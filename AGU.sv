==> flow/design.v <==
module AGU (input logic CLK,
				input logic RESET,
				input logic start,
				input logic [7:0]keycode,
				input logic [11:0] sample,
				output logic m1,
				output logic w1,
				output logic w2,
				output logic [11:0] ADDR1,
				output logic [11:0] ADDR2,
				output logic [10:0] ADDR_T,
				output logic read_mem,
				output logic fft_done);	
				logic [11:0] counter, counter2, a1, a2;
				logic wa,wb,w,c,c1;
				enum logic [4:0] {l0,l1,l2,l3,s0,s1,s2,s3,s4,s5,s6,s7,s8,s9,s10,s11,play} state, next_state;
				enum logic [2:0] {read, read2, compute, write1, write2, hold} lil_state, lil_next_state;
				times_2 A0 (counter, a1);
				always_ff @ (posedge CLK) begin
						lil_state <= read;
						if ( c == 1'b1 )
							lil_state <= lil_next_state;
						else 
							lil_state <= read;
						if (start == 1'b1)
							counter <= 11'b0;
						else
							counter <= counter + c1;						
						if (RESET == 1'b1)
							state <= play;
						else
							state <= next_state;
				end
				always_comb begin
					w1 = wa & w;
					w2 = wb & w;
					a2 = a1 + 1'b1;
					unique case (lil_state)
						read : lil_next_state = read2;
						read2 : lil_next_state = compute;
						compute : lil_next_state = write1;
						write1 : lil_next_state = write2;
						write2 : lil_next_state = hold;
						hold: lil_next_state = read;
					endcase
					unique case (state)
						l0 : next_state = l1;
						l1 : next_state = l2;
						l2 : next_state = l3;
						l3 : next_state = s0;
						s0 : begin 
							  if (counter == 12'h800)
								next_state = s1;
							  else
								next_state = s0;
					   end
						s1 : begin 
							  if (counter == 12'h800)
								next_state = s2;
							  else
								next_state = s1;
					   end
						s2 : begin 
							  if (counter == 12'h800)
								next_state = s3;
							  else
								next_state = s2;
					   end
						s3 : begin 
							  if (counter == 12'h800)
								next_state = s4;
							  else
								next_state = s3;
					   end
						s4 : begin 
							  if (counter == 12'h800)
								next_state = s5;
							  else
								next_state = s4;
					   end
						s5 : begin 
							  if (counter == 12'h800)
								next_state = s6;
							  else
								next_state = s5;
					   end
						s6 : begin 
							  if (counter == 12'h800)
								next_state = s7;
							  else
								next_state = s6;
					   end
						s7 : begin 
							  if (counter == 12'h800)
								next_state = s8;
							  else
								next_state = s7;
					   end
						s8 : begin 
							  if (counter == 12'h800)
								next_state = s9;
							  else
								next_state = s8;
					   end
						s9 : begin 
							  if (counter == 12'h800)
								next_state = s10;
							  else
								next_state = s9;
					   end
						s10 : begin 
							  if (counter == 12'h800)
								next_state = s11;
							  else
								next_state = s10;
					   end
						s11 : begin 
							  if (counter == 11'h800)
								next_state = play;
							  else
								next_state = s11;
					   end
						play : begin
								if (start == 1'b1)
									next_state = l0;
								else
									next_state = play;
						end
						default : next_state = play;
				endcase 
			case (lil_state)
				read : begin
					w = 1'b0;
					c1 = 1'b0;
					m1 = 1'b0;
				end
				read2 : begin
					w = 1'b0;
					c1 = 1'b0;
					m1 = 1'b1;
				end
				compute : begin
					w = 1'b0;
					c1 = 1'b0;
					m1 = 1'b1;
				end
				write1 : begin
					w = 1'b1;
					c1 = 1'b0;
					m1 = 1'b0;
				end
				write2 : begin
					w = 1'b1;
					c1 = 1'b0;
					m1 = 1'b1;
				end
				hold : begin
					w = 1'b0;
					c1 = 1'b1;
					m1 = 1'b0;
				end
				default 	begin
					w = 1'b0;
					c1 = 1'b0;
					m1 = 1'b0;
				end
			endcase
			case (state)
				l0 : begin
					wa = 1'b1;
					wb = 1'b0;
					read_mem = 1'b0;
					fft_done = 1'b0;
					ADDR1 = 12'h02C;
					ADDR2 = 12'hFD4;
					c = 1'b0;
					ADDR_T = 1'b0;
				end
				l1 : begin
					wa = 1'b0;
					wb = 1'b0;
					read_mem = 1'b0;
					fft_done = 1'b0;
					ADDR1 = 12'b0;
					ADDR2 = 12'b0;
					c = 1'b0;
					ADDR_T = 1'b0;
				end
				l2 : begin
					wa = 1'b0;
					wb = 1'b0;
					read_mem = 1'b0;
					fft_done = 1'b0;
					ADDR1 = 12'b0;
					ADDR2 = 12'b0;
					c = 1'b0;
					ADDR_T = 1'b0;
				end
				l3 : begin
					wa = 1'b0;
					wb = 1'b0;
					read_mem = 1'b0;
					fft_done = 1'b0;
					ADDR1 = 12'b0;
					ADDR2 = 12'b0;
					c = 1'b0;
					ADDR_T = 1'b0;
				end
				s0 : begin
					wa = 1'b0;
					wb = 1'b1;
					read_mem = 1'b0;
					fft_done = 1'b0;
					ADDR1 = a1;
					ADDR2 = a2;
					c = 1'b1;
					ADDR_T = 10'b0000000000;
				end
				s1 : begin
					wa = 1'b0;
					wb = 1'b1;
					read_mem = 1'b1;
					fft_done = 1'b0;
					ADDR1 = ((a1<<1)|(a1>>10));
					ADDR2 = ((a2<<1)|(a2>>10));
					c = 1'b1;
					ADDR_T =  ( ( 32'hfffffc00 >> 1 ) & 10'b1111111111 )&counter;
				end
				s2 : begin
					wa = 1'b0;
					wb = 1'b1;
					read_mem = 1'b1;
					fft_done = 1'b0;
					ADDR1 = ((a1<<2)|(a1>>9));
					ADDR2 = ((a2<<2)|(a2>>9));
					c = 1'b1;
					ADDR_T =  ( ( 32'hfffffc00 >> 2 ) & 10'b1111111111 )&counter;
				end
				s3 : begin
					wa = 1'b0;
					wb = 1'b1;
					read_mem = 1'b1;
					fft_done = 1'b0;
					ADDR1 = ((a1<<3)|(a1>>8));
					ADDR2 = ((a2<<3)|(a2>>8));
					c = 1'b1;
					ADDR_T =  ( ( 32'hfffffc00 >> 3 ) & 10'b1111111111 ) & counter;
				end
				s4 : begin
					wa = 1'b0;
					wb = 1'b1;
					read_mem = 1'b1;
					fft_done = 1'b0;
					ADDR1 = ((a1<<4)|(a1>>7));
					ADDR2 = ((a2<<4)|(a2>>7));
					c = 1'b1;
					ADDR_T =  ( ( 32'hfffffc00 >> 4 ) & 10'b1111111111 )&counter;
				end
				s5 : begin
					wa = 1'b0;
					wb = 1'b1;
					read_mem = 1'b1;
					fft_done = 1'b0;
					ADDR1 = ((a1<<5)|(a1>>6));
					ADDR2 = ((a2<<5)|(a2>>6));
					c = 1'b1;
					ADDR_T =  ( ( 32'hfffffc00 >> 5 ) & 10'b1111111111 )&counter;
				end
				s6 : begin
					wa = 1'b0;
					wb = 1'b1;
					read_mem = 1'b1;
					fft_done = 1'b0;
					ADDR1 = ((a1<<6)|(a1>>5));
					ADDR2 = ((a2<<6)|(a2>>5));
					c = 1'b1;
					ADDR_T =  ( ( 32'hfffffc00 >> 6 ) & 10'b1111111111 )&counter;
				end
				s7 : begin
					wa = 1'b0;
					wb = 1'b1;
					read_mem = 1'b1;
					fft_done = 1'b0;
					ADDR1 = ((a1<<7)|(a1>>4));
					ADDR2 = ((a2<<7)|(a2>>4));
					c = 1'b1;
					ADDR_T =  ( ( 32'hfffffc00 >> 7 ) & 10'b1111111111 )&counter;
				end
				s8 : begin
					wa = 1'b0;
					wb = 1'b1;
					read_mem = 1'b1;
					fft_done = 1'b0;
					ADDR1 = ((a1<<8)|(a1>>3));
					ADDR2 = ((a2<<8)|(a2>>3));
					c = 1'b1;
					ADDR_T =  ( ( 32'hfffffc00 >> 8 ) & 10'b1111111111 ) & counter;
				end
				s9 : begin
					wa = 1'b0;
					wb = 1'b1;
					read_mem = 1'b1;
					fft_done = 1'b0;
					ADDR1 = ((a1<<9)|(a1>>2));
					ADDR2 = ((a2<<9)|(a2>>2));
					c = 1'b1;
					ADDR_T =  ( ( 32'hfffffc00 >> 9 ) & 10'b1111111111 )&counter;
				end
				s10 : begin
					wa = 1'b0;
					wb = 1'b1;
					read_mem = 1'b1;
					fft_done = 1'b0;
					ADDR1 = ((a1<<10)|(a1>>1));
					ADDR2 = ((a2<<10)|(a2>>1));
					c = 1'b1;
					ADDR_T =  ( ( 32'hfffffc00 >> 10 ) & 10'b1111111111 )&counter;
				end
				s11 : begin
					wa = 1'b0;
					wb = 1'b1;
					read_mem = 1'b1;
					fft_done = 1'b0;
					ADDR1 = ((a1<<11)|(a1));
					ADDR2 = ((a2<<11)|(a2));
					c = 1'b1;
					ADDR_T =  ( ( 32'hfffffc00 >> 11 ) & 10'b1111111111 )&counter;
				end
				play : begin
					wa = 1'b1;
					wb = 1'b0;
					read_mem = 1'b1;
					fft_done = 1'b1;
					ADDR1 = sample;
					ADDR2 = 12'b0;
					c = 1'b0;
					ADDR_T = 1'b0;
				end
				default begin 
					wa = 1'b0;
					wb = 1'b0;
					read_mem = 1'b0;
					fft_done = 1'b0;
					ADDR1 = 12'b0;
					ADDR2 = 12'b0;
					c = 1'b0;
					ADDR_T = 1'b0;
				end
			endcase
		end	
endmodule
module times_2(input logic [11:0] data, output logic [11:0] data2);
	always_comb begin
	data2[11:1] = data[10:0];
	data2[0] = 1'b0;
	end
endmodule
From RTL to reports: AGU. The steps from the RTL of AGU to its reports follow in flow order. Line numbers count from 1 in the design file above. Operators: Yosys type, input widths -> output width; for muxes data width and select width s. Cell names lack the library's common part. The mark - stands for no value.

Top: AGU. Clock: CLK. Cell library: sky130hd. Timing corner: tt_025C_1v80.

After elaboration. Counts by Yosys on the flattened word-level netlist (proc, flatten, opt, wreduce; memories kept). Register bits leave out memories and registers merged into their read ports (data or address); mux counts leave out enables and synchronous resets folded into registers. Print and check cells are left out.

The entry for register bits after elaboration reads 20. Under bits of input ports stands 23. For output and inout bits the number is 40. Elaborated cells: 85.

For $add $sub $neg the number is 2. For eq/ne operators the number is 22. The figure for mux-type cells is 25. For bitwise logic cells the number is 23. The entry for reduce/logical cells reads 10.

Operator list (count): $pmux 12 s13 (2); $pmux 10 s10 (1); $pmux 5 s17 (1); $eq 5x4->1 const B (8); $or 12x10->12 (2); $or 12x11->12 (2); $or 12x2->12 (2); $or 12x3->12 (2); $or 12x4->12 (2); $or 12x5->12 (2); $or 12x6->12 (2); $or 12x7->12 (2); $or 12x8->12 (2); $or 12x9->12 (2); $reduce_or 12->1 (2); $eq 5x3->1 const B (4); $pmux 3 s6 (1); $mux 1 (13); $add 12x1->12 (1); $add 12x1->12 const B (1); $eq 12x12->1 const B (1); $or 12x12->12 (1); $logic_not 12->1 (1); $eq 5x2->1 const B (2); $mux 5 (2); $reduce_or 2->1 (4); $eq 3x2->1 const B (2); $eq 3x3->1 const B (2).

Not listed: further kinds 10, cells in them 13.

Logic depth. Depth = most cells in a row (Yosys ltp): at word level without a register or memory, in the mapped netlist without a sequential cell, where the memories' decode and read muxes count.

Depth after elaboration: 4. For ABC_AREA the number is 0. Under mapped depth stands 5. The entry for depth with buffers taken out reads 5.

After synthesis. Yosys stat after the flow's synthesis: flattened, memories mapped to cells. It holds for the ABC_AREA given above (unset counts as 0); a run with the other value may have another netlist. Totals and module areas in this step are rounded.

Cells by type: dfxtp_1 (count 35, total area 700.672 um^2); a2111oi_4 (count 7, total area 192.685 um^2); a22o_1 (count 22, total area 192.685 um^2); a22oi_1 (count 21, total area 157.651 um^2); nand3_1 (count 23, total area 115.11 um^2); a222oi_1 (count 10, total area 100.096 um^2); mux2i_1 (count 10, total area 100.096 um^2); clkbuf_1 (count 20, total area 75.072 um^2); nand2b_1 (count 11, total area 68.816 um^2); nor2b_1 (count 11, total area 68.816 um^2); nor2_1 (count 16, total area 60.058 um^2); a21oi_1 (count 10, total area 50.048 um^2); buf_2 (count 9, total area 45.043 um^2); buf_6 (count 4, total area 45.043 um^2); nor4_4 (count 2, total area 42.541 um^2); nand3b_1 (count 5, total area 37.536 um^2); or4_1 (count 5, total area 37.536 um^2); o21ai_0 (count 6, total area 30.029 um^2).

Other cell types: 35; their cells: 68.

The entry for cell count reads 295. Synthesis area: 2600 um^2. The entry for area of sequential cells reads 700 um^2. Mapped flip-flops: 35. Buffer cells: 41.

The figures by module come from a second, unflattened synthesis with its own total; it is not the netlist above.

For cell total of the unflattened synthesis the number is 405. Area total of the unflattened synthesis: 3200 um^2.

Each row is one instance without its submodules.

Modules: AGU (times used 1, cells 392, area 3100 um^2, sequential area 700 um^2); times_2 (times used 1, cells 13, area 94 um^2, sequential area 0.0 um^2).

Path before layout. OpenSTA on the mapped netlist: ideal clock, no wires. The path of least setup slack (recovery checks aside). Input and output delay are each 20% of the period. Register names are those of the netlist, which keeps one name where synthesis merged equal registers.

Path kind: register -> output. From: register state. To: output ADDR1[10]. For clock period the number is 2.01 ns. Under output delay stands 0.402 ns. The entry for time at the first pin reads 0.000 ns. Under data arrival time stands 1.317 ns. For data required time the number is 1.608 ns. Under setup slack stands 0.291 ns. Path delay: 1.317 ns. The figure for stages on the path is 6. The entry for path buffers reads 2. For synthesis period reached the number is 1.719 ns.

"path delay" is the arrival time less input delay plus setup time. At an output port there is no setup time. "stages on the path" counts driving pins, that of a launching flip-flop among them; a cell with two outputs on the path counts twice. "synthesis period reached" = period - worst setup slack (recovery checks aside). The figure is calculated, with input and output delays left at 20% of the set period. Where an end lacks its bit number, it is one bit of the signal, or one of the new flip-flops if synthesis recoded a state register. Between the ends stands the longest chain of elaborated cells between them, by number of cells; it is not shown to be the way that was timed. Of several equally long chains one is given. A line is the first line of the expression or statement that the cell stems from. Yosys adds cells for indexed reads and writes and turns some case tables into memories.

Path through: dfxtp_1 > buf_6 > or2_1 > buf_6 > a2111oi_4 > nand3_1. The entry for length of the longest elaborated chain reads 3. The figure for elaborated cells on any way between the ends is 16. Those cells by class: 13 x eq/ne; 1 x mux; 2 x reduce/logical.

RTL lines, path post-synthesis: start, declared (line 16) `enum logic [4:0] {l0,l1,l2,l3,s0,s1,s2,s3,s4,s5,s6,s7,s8,s9,s10,s11,play} state, next_state;`; start, assigned (line 30) `state <= play;`; start, assigned (line 32) `state <= next_state;`; $eq 5x4->1 (line 168) `case (state)`; $reduce_or 2->1; $pmux 12 s13 (line 168); end, declared (line 9) `output logic [11:0] ADDR1,`.

Path in the finished layout. From the final timing report of run 2: the path of least setup slack in the routed layout; clock arrival at registers is part of the times.

Path kind: register -> output. From: register state. To: output read_mem. For clock period the number is 1.76 ns. Under output delay stands 0.35 ns. The entry for time at the first pin reads 0.28 ns. Under data arrival time stands 1.78 ns. For data required time the number is 1.41 ns. Under setup slack stands -0.37 ns. The figure for stages on the path is 6. The entry for path buffers reads 2.

Where an end lacks its bit number, it is one bit of the signal, or one of the new flip-flops if synthesis recoded a state register. Between the ends stands the longest chain of elaborated cells between them, by number of cells; it is not shown to be the way that was timed. Of several equally long chains one is given.

Path through: dfxtp_4 > buf_6 > nor4_4 > nand3b_1 > or4_4 > buf_6. The entry for length of the longest elaborated chain reads 3. The figure for elaborated cells on any way between the ends is 14. Those cells by class: 12 x eq/ne; 1 x mux; 1 x reduce/logical.

RTL lines, path post-layout: start, declared (line 16) `enum logic [4:0] {l0,l1,l2,l3,s0,s1,s2,s3,s4,s5,s6,s7,s8,s9,s10,s11,play} state, next_state;`; start, assigned (line 30) `state <= play;`; start, assigned (line 32) `state <= next_state;`; $eq 5x4->1 (line 168) `case (state)`; $reduce_or 12->1; $mux 1 (line 168); end, declared (line 12) `output logic read_mem,`.

FLOW RESULTS
============

Module AGU, platform sky130hd: 2 stored runs of the flow (Yosys, OpenROAD) with differing settings, in no particular order. Input and output delays are each 20% of the period that was set; the output load is 0.01 pF. By "achieved clock period" is meant the clock period of the run minus its worst setup slack. This is arithmetic on one report: input and output delays are still those of the set period (20% each). "time on the worst setup path" = time allowed to the worst setup path (clock period - input delay - output delay, where it has them) - its slack; a late launch clock adds to it, a late capture clock takes from it. "power consumption" is the tool's figure for a default switching activity; nothing was simulated. The results are shown rounded.

Run 1 has these settings: period_ns 1.82; CORE_UTILIZATION 49; PLACE_DENSITY_LB_ADDON 0.2; CELL_PAD_IN_SITES_DETAIL_PLACEMENT 2; TNS_END_PERCENT 15; ABC_AREA 0; CTS_CLUSTER_SIZE 59; CTS_CLUSTER_DIAMETER 78; MIN_ROUTING_LAYER met2; MAX_ROUTING_LAYER met4; CAP_MARGIN 20; CORE_MARGIN 2; SLEW_MARGIN 20. Outcome: incomplete, placement halted on DPL-0033.

Run 2 has these settings: period_ns 1.76; SETUP_SLACK_MARGIN 0.3; CAP_MARGIN 20; CORE_MARGIN 2; CORE_UTILIZATION 40; SLEW_MARGIN 20. The measured chip area after synthesis (Yosys) is 2,600 um^2. The area of the die reads 7,200 um^2. The measured std-cell area (final layout) is 4,400 um^2. The utilization comes to 0.69. The setup slack of the worst path stands at -0.37 ns. The summed negative setup slack stands at -9.0 ns. The worst hold slack stands at 0.45 ns. The measured power consumption is 1.7 mW. For the achieved clock period the run shows 2.131 ns. The time on the worst setup path stands at 1.78 ns. Kind of the worst setup path: register -> output.
